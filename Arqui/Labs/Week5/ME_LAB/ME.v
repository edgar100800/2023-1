==> flow/design.v <==
module m_e(clk, direction, estado_salida);
    input clk;
    input [1:0]direction;
    output reg [5:0]estado_salida;
    reg [5:0] ESTADO_PREV;
    parameter ESTADO_0 = 6'b000_000,
    ESTADO_1 = 6'b000_100,
    ESTADO_2 = 6'b000_110,
    ESTADO_3 = 6'b000_111,
    ESTADO_4 = 6'b001_000,
    ESTADO_5 = 6'b011_000,
    ESTADO_6 = 6'b111_000;
    always @ (posedge clk) begin
    case(estado_salida)    
        ESTADO_0:begin
            if (direction == 2'b01)begin
                estado_salida <= ESTADO_1;
            end else if (direction == 2'b10)begin
                estado_salida <= ESTADO_4;
            end else begin
                estado_salida <=  ESTADO_0;
            end    
            ESTADO_PREV <= ESTADO_0;
        end
        ESTADO_1:begin
            if (ESTADO_PREV == ESTADO_0)begin
                estado_salida <= ESTADO_2;
            end else if(ESTADO_PREV == ESTADO_2)begin
                estado_salida <= ESTADO_0;
            end
            ESTADO_PREV <= ESTADO_1;
        end
        ESTADO_2:begin
            if (ESTADO_PREV == ESTADO_1)begin
                estado_salida <= ESTADO_3;
            end else if(ESTADO_PREV == ESTADO_3)begin
                estado_salida <= ESTADO_1;
            end
            ESTADO_PREV <= ESTADO_2;
        end
        ESTADO_3:begin
            if (direction == 2'b01)begin
                estado_salida <= ESTADO_3;
            end else begin
                estado_salida <= ESTADO_2;
            end
            ESTADO_PREV <= ESTADO_3;
        end
        ESTADO_4:begin
            if (ESTADO_PREV == ESTADO_0)begin
                estado_salida <= ESTADO_4;
            end else if(ESTADO_PREV == ESTADO_5)begin
                estado_salida <= ESTADO_0;
            end
            ESTADO_PREV <= ESTADO_4;
        end
        ESTADO_5:begin
            if (ESTADO_PREV == ESTADO_4)begin
                estado_salida <= ESTADO_6;
            end else if(ESTADO_PREV == ESTADO_6)begin
                estado_salida <= ESTADO_4;
            end
            ESTADO_PREV <= ESTADO_5;
        end
        ESTADO_6:begin
            if (direction == 2'b10)begin
                estado_salida <= ESTADO_6;
            end else begin
                estado_salida <= ESTADO_5;
            end
            ESTADO_PREV <= ESTADO_6;
        end
        default: estado_salida <= ESTADO_0;
    endcase
    end
endmodule
Step by step through the tools: m_e. The steps from the RTL of m_e to its reports follow in flow order. Line numbers count from 1 in the design file above. Cell names lack the library's common part. Not given: -

Top: m_e. Clock input: clk. Cell library: sky130hd. Timing corner: tt_025C_1v80.

Elaborated design. Counts by Yosys on the flattened word-level netlist (proc, flatten, opt, wreduce; memories kept). Register bits leave out memories and registers merged into their read ports (data or address). Print and check cells are left out. Cells with the same type and inputs are merged into one.

Under flip-flop bits (word level) stands 12. For input port bits the number is 3. The figure for output and inout bits is 6. Under word-level cells stands 38.

The figure for equal/unequal tests is 18. The entry for multiplexer cells reads 14. Under reductions and logical operators stands 4.

Operator list (number): 6-bit case mux with 7-bit select (2); 6-bit two-way mux (9); 6-bit by 3-bit equality test with 1-bit output (second input constant) (6); 3-bit != test (second input constant) (4); 6-bit by 4-bit equality test with 1-bit output (second input constant) (2); 6-bit by 5-bit equality test with 1-bit output (second input constant) (2); 6-bit equality test (second input constant) (2); 6-bit logical NOT (2); 4-bit two-way mux (2); 7-bit nonzero test (1); 4-bit AND reduction (1); 2-bit by 1-bit equality test with 1-bit output (second input constant) (1); 2-bit equality test (second input constant) (1); 1-bit two-way mux (1).

Longest topological paths. Depth = most cells in a row (Yosys ltp): at word level without a register or memory, in the mapped netlist without a sequential cell, where the memories' decode and read muxes count.

The entry for depth after elaboration reads 4. For ABC_AREA the number is 0. The figure for mapped depth is 5. For depth with buffers taken out the number is 3.

After synthesis. Source: synth_stat.txt of the flow (Yosys; design flattened, memories mapped). It holds for the ABC_AREA given above (unset counts as 0); a run with the other value may have another netlist.

Under standard cells after synthesis stands 68. Under chip area (Yosys) stands 666.9 sq um. The figure for area of sequential cells is 320.3 sq um. Under mapped flip-flops stands 13. The figure for buffers is 5.

Cell types: edfxtp_1 (number 6, total area 180.173 sq um); dfxtp_1 (number 7, total area 140.134 sq um); a32o_1 (number 3, total area 30.029 sq um); o21ai_0 (number 6, total area 30.029 sq um); nor2_1 (number 6, total area 22.522 sq um); a21oi_1 (number 4, total area 20.019 sq um); nand2b_1 (number 3, total area 18.768 sq um); o22ai_1 (number 3, total area 18.768 sq um); or3b_2 (number 2, total area 17.517 sq um); a211oi_1 (number 2, total area 15.014 sq um); nand3b_1 (number 2, total area 15.014 sq um); nor3b_1 (number 2, total area 15.014 sq um); or4b_4 (number 1, total area 13.763 sq um); buf_6 (number 1, total area 11.261 sq um); buf_2 (number 2, total area 10.01 sq um); nor3_1 (number 2, total area 10.01 sq um); a221oi_1 (number 1, total area 8.758 sq um); and3b_1 (number 1, total area 8.758 sq um).

Not listed: further types 13, cells in them 14.

Path before layout. Source: OpenSTA report_checks on the synthesized netlist (no wires, ideal clock, input and output delay 20% of the period each), path of least setup slack; recovery checks are left aside. Register names are those of the netlist, which keeps one name where synthesis merged equal registers.

Kind: reg-to-reg. From: register estado_salida[3]. To: register estado_salida[0]. The figure for clock period is 1870 ps. For setup time the number is 381 ps. Launch time at the first pin: 0 ps. The entry for data arrival time reads 1634 ps. The entry for required time reads 1489 ps. The figure for slack is -145 ps. The entry for path delay reads 2015 ps. The figure for stages on the path is 5. The figure for buffers on the path is 1. Under synthesis period reached stands 2015 ps.

"path delay" = arrival - input delay + setup time. "stages on the path" counts driving pins, that of a launching flip-flop among them; a cell with two outputs on the path counts twice. "synthesis period reached" = period - worst setup slack (recovery checks aside). The figure is calculated, with input and output delays left at 20% of the set period. The rows between start and end are the longest chain of elaborated cells between them; the timing report does not say that the signal goes this way. Where chains are equally long, one stands for them. Each line given opens the expression or statement behind the cell; cells for indexed reads and writes are added by Yosys, which also makes memories of some case tables. At most two assigning lines are given for a register; there are more. Only ways into the end's enable, where the timed path ends, are counted here.

Path through: edfxtp_1 -> clkbuf_1 -> and3b_1 -> and2_1 -> a221oi_1. For cells in the longest elaborated chain the number is 3. The figure for elaborated cells between the ends (all ways) is 9. The figure for RTL lines with such cells is 1. Those cells by class: eq/ne (8); reduce/logical (1).

RTL lines, path after synthesis: start: declaration (RTL line 4) `output reg [5:0]estado_salida;`; start: assignment (RTL line 17) `estado_salida <= ESTADO_1;`; start: assignment (RTL line 19) `estado_salida <= ESTADO_4;`; 6-bit by 5-bit equality test with 1-bit output (RTL line 14) `case(estado_salida)`; 3-bit != test; 4-bit AND reduction; end: assignment (RTL line 17); end: assignment (RTL line 19); end: declaration (RTL line 4).

Path in the finished layout. From the final timing report of flow run 1: the path of least setup slack in the routed layout; clock arrival at registers is part of the times. The report prints the path's times to 10 ps; the period is as set.

Kind: reg-to-reg. From: register estado_salida[5]. To: register estado_salida[3]. The figure for clock period is 2290 ps. For setup time the number is 270 ps. Launch time at the first pin: 270 ps. The entry for data arrival time reads 1780 ps. The entry for required time reads 2290 ps. The figure for slack is 510 ps. The figure for stages on the path is 5. The figure for buffers on the path is 1.

The rows between start and end are the longest chain of elaborated cells between them; the timing report does not say that the signal goes this way. Where chains are equally long, one stands for them. At most two assigning lines are given for a register; there are more. Only ways into the end's enable, where the timed path ends, are counted here.

Path through: edfxtp_1 -> buf_4 -> or4_4 -> a211oi_4 -> a221oi_4. For cells in the longest elaborated chain the number is 3. The figure for elaborated cells between the ends (all ways) is 9. The figure for RTL lines with such cells is 1. Those cells by class: eq/ne (8); reduce/logical (1).

RTL lines, path post-layout: start: declaration (RTL line 4) `output reg [5:0]estado_salida;`; start: assignment (RTL line 17) `estado_salida <= ESTADO_1;`; start: assignment (RTL line 19) `estado_salida <= ESTADO_4;`; 6-bit by 5-bit equality test with 1-bit output (RTL line 14) `case(estado_salida)`; 3-bit != test; 4-bit AND reduction; end: assignment (RTL line 17); end: assignment (RTL line 19); end: declaration (RTL line 4).

Record of 2 stored runs of the RTL-to-layout flow on m_e, platform sky130hd. The runs are unordered. Constraints: input delay and output delay 20% of the set period each, output load 0.01 pF. "achieved clock period" is the run's clock period less its worst setup slack. It is reckoned from that one timing run; input and output delays stay at 20% of the period that was set. "worst path time" = time allowed to the worst setup path (clock period - input delay - output delay, where it has them) - its slack; a late launch clock adds to it, a late capture clock takes from it. By "power" is meant OpenSTA's value without simulated activity: inputs other than the clock are taken to toggle once in ten clock periods, and the tool carries that through the logic. "worst path time" is known to 10 ps.

Files of flow run 1:
==> flow/run.sh <==
#!/bin/bash
# the make line also repeats the synthesis and layout settings of config.mk as NAME=value (left out here)
make -C /OpenROAD-flow-scripts/flow DESIGN_CONFIG=/design/flow/config.mk WORK_HOME=/design/flow/orfs CLKGATE_MAP_FILE= finish
==> flow/config.mk <==
export PLATFORM = sky130hd
export DESIGN_NAME = m_e
export DESIGN_NICKNAME = m_e
export VERILOG_FILES = /design/flow/design.v
export SDC_FILE = /design/flow/constraint.sdc
export NUM_CORES = 4
export LEC_CHECK = 0
export CAP_MARGIN = 20
export CORE_MARGIN = 2
export CORE_UTILIZATION = 40
export SETUP_SLACK_MARGIN = 0.57
export SLEW_MARGIN = 20
==> flow/constraint.sdc <==
create_clock -name core_clock -period 2.29 [get_ports {clk}]
set_input_delay 0.4580 -clock core_clock [delete_from_list [all_inputs] [get_ports {clk}]]
set_output_delay 0.4580 -clock core_clock [all_outputs]
set_load 0.01 [all_outputs]

Results of flow run 1. For the netlist area reported by Yosys the run shows 666.9 sq um. The area inside the die boundary reads 2009.7 sq um. The standard-cell area of the final layout is 917.1 sq um. The utilization in the final report reads 59.5 %. The setup slack of the critical path stands at 511 ps. The total negative slack on setup checks stands at 0 ps. The worst-case hold slack stands at 493 ps. The power is 1.371 mW. The achieved clock period reads 1779 ps. The worst path time reads 1780 ps. Class of the worst setup path: reg-to-reg.

Files of flow run 2:
==> flow/run.sh <==
#!/bin/bash
# the make line also repeats the synthesis and layout settings of config.mk as NAME=value (left out here)
make -C /OpenROAD-flow-scripts/flow DESIGN_CONFIG=/design/flow/config.mk WORK_HOME=/design/flow/orfs CLKGATE_MAP_FILE= finish
==> flow/config.mk <==
export PLATFORM = sky130hd
export DESIGN_NAME = m_e
export DESIGN_NICKNAME = m_e
export VERILOG_FILES = /design/flow/design.v
export SDC_FILE = /design/flow/constraint.sdc
export NUM_CORES = 4
export LEC_CHECK = 0
export ABC_AREA = 0
export CAP_MARGIN = 20
export CELL_PAD_IN_SITES_DETAIL_PLACEMENT = 1
export CELL_PAD_IN_SITES_GLOBAL_PLACEMENT = 0
export CORE_ASPECT_RATIO = 1.16
export CORE_MARGIN = 2
export CORE_UTILIZATION = 47
export CTS_CLUSTER_DIAMETER = 237
export GPL_TIMING_DRIVEN = 0
export HOLD_SLACK_MARGIN = 0.04
export SETUP_SLACK_MARGIN = -0.12
export SLEW_MARGIN = 30
==> flow/constraint.sdc <==
create_clock -name core_clock -period 1.98 [get_ports {clk}]
set_input_delay 0.3960 -clock core_clock [delete_from_list [all_inputs] [get_ports {clk}]]
set_output_delay 0.3960 -clock core_clock [all_outputs]
set_load 0.01 [all_outputs]

Results of flow run 2. For the netlist area reported by Yosys the run shows 666.9 sq um. The area inside the die boundary reads 1737.1 sq um. The standard-cell area of the final layout is 807.0 sq um. The utilization in the final report reads 61.4 %. The setup slack of the critical path stands at -31 ps. The total negative slack on setup checks stands at -174 ps. The worst-case hold slack stands at 490 ps. The power is 1.378 mW. The achieved clock period reads 2011 ps. The worst path time reads 2010 ps. Class of the worst setup path: reg-to-reg.
